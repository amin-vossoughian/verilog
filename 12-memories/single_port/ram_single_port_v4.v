==> flow/design.v <==
module ram_single_port_v4(data_out, data_in, read_addr, write_addr, we_in, clk);
input [7:0] data_in;
input [5:0] read_addr,write_addr;
input we_in;
input clk;
output [7:0] data_out;
reg [5:0] reg_address;
reg [7:0] ram[63:0];
always @(posedge clk) begin
	if (we_in)begin
		ram[write_addr] <= data_in;
	end
	reg_address <= read_addr;
end
assign data_out = ram[reg_address];
endmodule
## From RTL to reports: ram_single_port_v4

What the tools print for ram_single_port_v4, step after step.
Lines are those of the file above, counted from 1.
Library cell names are shortened.
A cell with n/a has no value.

| design | value |
|---|---|
| top module | ram_single_port_v4 |
| clock input | clk |
| cell library | sky130hd |
| corner | tt_025C_1v80 |

## After elaboration

Yosys after proc, flatten, opt, wreduce and memory -nomap, before mapping. Enables and synchronous resets that opt folds into registers are not counted as muxes. Memory bits, and registers merged into a memory's read port (data or address), are not among the register bits. Print and check cells are not counted. Equal cells are merged and count once.
Yosys's memory passes give these memory sizes; they may raise the number of words (mostly to a power of two), join words into wider ones and drop unused or constant bits.

| operators by class | value |
|---|---|
| $add $sub $neg | 0 |
| multipliers | 0 |
| divide/modulo/power cells | 0 |
| order comparisons | 0 |
| equal/unequal tests | 0 |
| shift-type cells | 0 |
| mux-type cells | 3 |
| bitwise logic cells | 0 |
| reduce/logical cells | 0 |

Operators by type and width:

| kind | number |
|---|---|
| 2-to-1 mux 8 bit | 1 |
| 2-to-1 mux 6 bit | 1 |
| 2-to-1 mux 1 bit | 1 |

| word-level totals | value |
|---|---|
| register bits after elaboration | 0 |
| bits in latches | 0 |
| bits in writable memories | 512 |
| bits in read-only memories | 0 |
| clocked read ports x word width | 8 |
| memory cells | 1 |
| input bits | 22 |
| output and inout port bits | 8 |

Memories:

| memory | depth | width | rd ports | write ports | line | source |
|---|---|---|---|---|---|---|
| ram | 64 | 8 | 1 | 1 | 8 | `reg [7:0] ram[63:0];` |

## Depth

Longest topological path by Yosys (ltp), each cell counted once; first at word level (registers and memories cut), then after technology mapping (sequential cells cut; the memories' decode and read muxes count).

| depth | value |
|---|---|
| depth in word-level cells | 1 |
| ABC_AREA | 0 |
| depth in mapped cells | 9 |
| depth with buffers taken out | 5 |

## After synthesis

The flow's flattened synthesis, as Yosys stat reports it; memories are mapped. The netlist is that of the ABC_AREA named above (0 if unset); the other value can give another one.

Cells by type:

| cell type | number |
|---|---|
| edfxtp_1 | 512 |
| mux4_2 | 126 |
| nor2_1 | 83 |
| mux2i_1 | 23 |
| mux2_2 | 13 |
| dfxtp_1 | 6 |
| buf_4 | 13 |
| nor2b_1 | 14 |
| nand2_1 | 19 |
| o221ai_1 | 8 |
| nand3_1 | 13 |
| clkbuf_1 | 17 |
| buf_2 | 11 |
| a221oi_1 | 6 |
| o22ai_1 | 8 |
| buf_6 | 4 |
| nand2b_1 | 7 |
| buf_12 | 2 |

Not listed: further types 22, cells in them 53.

| mapped netlist | value |
|---|---|
| cells in the netlist | 938 |
| synthesis area | 0.0201268 mm2 |
| mapped flip-flops | 518 |

## Timing after synthesis

Source: OpenSTA report_checks on the synthesized netlist (no wires, ideal clock, input and output delay 20% of the period each), path of least setup slack; recovery checks are left aside. Register names are those of the netlist, which keeps one name where synthesis merged equal registers.

| path after synthesis | value |
|---|---|
| path type | register -> output |
| start point | reg (name not given) |
| end point | out data_out[7] |
| period | 3.01 ns |
| external output delay | 0.602 ns |
| arrival time | 1.912 ns |
| required time | 2.408 ns |
| setup slack | 0.496 ns |
| delay of the path | 1.912 ns |
| driving pins on the path | 7 |
| path buffers | 2 |
| period reached after synthesis | 2.514 ns |

"delay of the path" = arrival - input delay + setup time.
A path that ends at an output port has no setup time.
"driving pins on the path": output pins that drive a net of the path, with the launching flip-flop's if there is one; two outputs of one cell count as two.
"period reached after synthesis" = period - worst setup slack (recovery checks aside). The figure is calculated, with input and output delays left at 20% of the set period.

| on the way, after synthesis | value |
|---|---|
| path through | dfxtp_1 buf_6 buf_4 mux4_2 mux4_2 o21ai_0 nand2_1 |

Ends and longest elaborated chain, after synthesis:

| item | line | source |
|---|---|---|
| end, declared | 6 | `output [7:0] data_out;` |

No chain of elaborated cells between the ends is given.

## Path in the finished layout

Path of least setup slack in the final report of stored run 1 (OpenROAD, finished layout, wires in). Where an end is a register, its clock arrival counts in the times.

| path post-layout | value |
|---|---|
| path type | register -> output |
| start point | reg (name not given) |
| end point | out data_out[3] |
| period | 2.04 ns |
| external output delay | 0.41 ns |
| arrival time | 2.92 ns |
| required time | 1.63 ns |
| setup slack | -1.28 ns |
| driving pins on the path | 8 |
| path buffers | 3 |

| on the way, post-layout | value |
|---|---|
| path through | dfxtp_4 buf_12 bufbuf_16 mux4_2 mux4_2 o21ai_2 o41ai_4 buf_2 |

Ends and longest elaborated chain, post-layout:

| item | line | source |
|---|---|---|
| end, declared | 6 | `output [7:0] data_out;` |

No chain of elaborated cells between the ends is given.

Below are 2 stored runs of the flow (Yosys, OpenROAD; platform sky130hd) on ram_single_port_v4, each with its settings and what was measured, unordered. Constraints: input delay and output delay 20% of the set period each, output load 0.01 pF.
"reached clock period": clock period set for the run, less the worst setup slack. It is reckoned from that one timing run; input and output delays stay at 20% of the period that was set.
"power" rests on the timing tool's default activity at the inputs, not on a simulated workload.

## Stored run 1

==> flow/run.sh <==
#!/bin/bash
# the make line also repeats the synthesis and layout settings of config.mk as NAME=value (left out here)
make -C /OpenROAD-flow-scripts/flow DESIGN_CONFIG=/design/flow/config.mk WORK_HOME=/design/flow/orfs CLKGATE_MAP_FILE= finish
==> flow/config.mk <==
export PLATFORM = sky130hd
export DESIGN_NAME = ram_single_port_v4
export DESIGN_NICKNAME = ram_single_port_v4
export VERILOG_FILES = /design/flow/design.v
export SDC_FILE = /design/flow/constraint.sdc
export NUM_CORES = 4
export LEC_CHECK = 0
export CAP_MARGIN = 20
export CELL_PAD_IN_SITES_GLOBAL_PLACEMENT = 3
export CORE_MARGIN = 3
export CORE_UTILIZATION = 52
export CTS_CLUSTER_SIZE = 49
export GPL_ROUTABILITY_DRIVEN = 0
export GPL_TIMING_DRIVEN = 0
export MAX_ROUTING_LAYER = met4
export PLACE_DENSITY_LB_ADDON = 0.29
export SETUP_SLACK_MARGIN = 0.48
export SLEW_MARGIN = 20
export TNS_END_PERCENT = 20
==> flow/constraint.sdc <==
create_clock -name core_clock -period 2.04 [get_ports {clk}]
set_input_delay 0.4080 -clock core_clock [delete_from_list [all_inputs] [get_ports {clk}]]
set_output_delay 0.4080 -clock core_clock [all_outputs]
set_load 0.01 [all_outputs]

| result of stored run 1 | value |
|---|---|
| utilization in the final report | 0.637 |
| full die area | 0.0411015 mm2 |
| power | 22188 uW |
| synthesis area | 0.0201268 mm2 |
| reached clock period | 3.324 ns |
| worst setup slack after layout | -1.284 ns |
| standard-cell area after layout | 0.0241444 mm2 |

## Stored run 2

==> flow/run.sh <==
#!/bin/bash
# the make line also repeats the synthesis and layout settings of config.mk as NAME=value (left out here)
make -C /OpenROAD-flow-scripts/flow DESIGN_CONFIG=/design/flow/config.mk WORK_HOME=/design/flow/orfs CLKGATE_MAP_FILE= finish
==> flow/config.mk <==
export PLATFORM = sky130hd
export DESIGN_NAME = ram_single_port_v4
export DESIGN_NICKNAME = ram_single_port_v4
export VERILOG_FILES = /design/flow/design.v
export SDC_FILE = /design/flow/constraint.sdc
export NUM_CORES = 4
export LEC_CHECK = 0
export ABC_AREA = 0
export CAP_MARGIN = 20
export CORE_ASPECT_RATIO = 0.94
export CORE_MARGIN = 10
export CORE_UTILIZATION = 50
export CTS_CLUSTER_SIZE = 19
export PLACE_DENSITY_LB_ADDON = 0.05
export SETUP_SLACK_MARGIN = 0.17
export SLEW_MARGIN = 20
==> flow/constraint.sdc <==
create_clock -name core_clock -period 4.01 [get_ports {clk}]
set_input_delay 0.8020 -clock core_clock [delete_from_list [all_inputs] [get_ports {clk}]]
set_output_delay 0.8020 -clock core_clock [all_outputs]
set_load 0.01 [all_outputs]

| result of stored run 2 | value |
|---|---|
| utilization in the final report | 0.598 |
| full die area | 0.0486821 mm2 |
| power | 11385 uW |
| synthesis area | 0.0201268 mm2 |
| reached clock period | 3.866 ns |
| worst setup slack after layout | 0.144 ns |
| standard-cell area after layout | 0.0238466 mm2 |
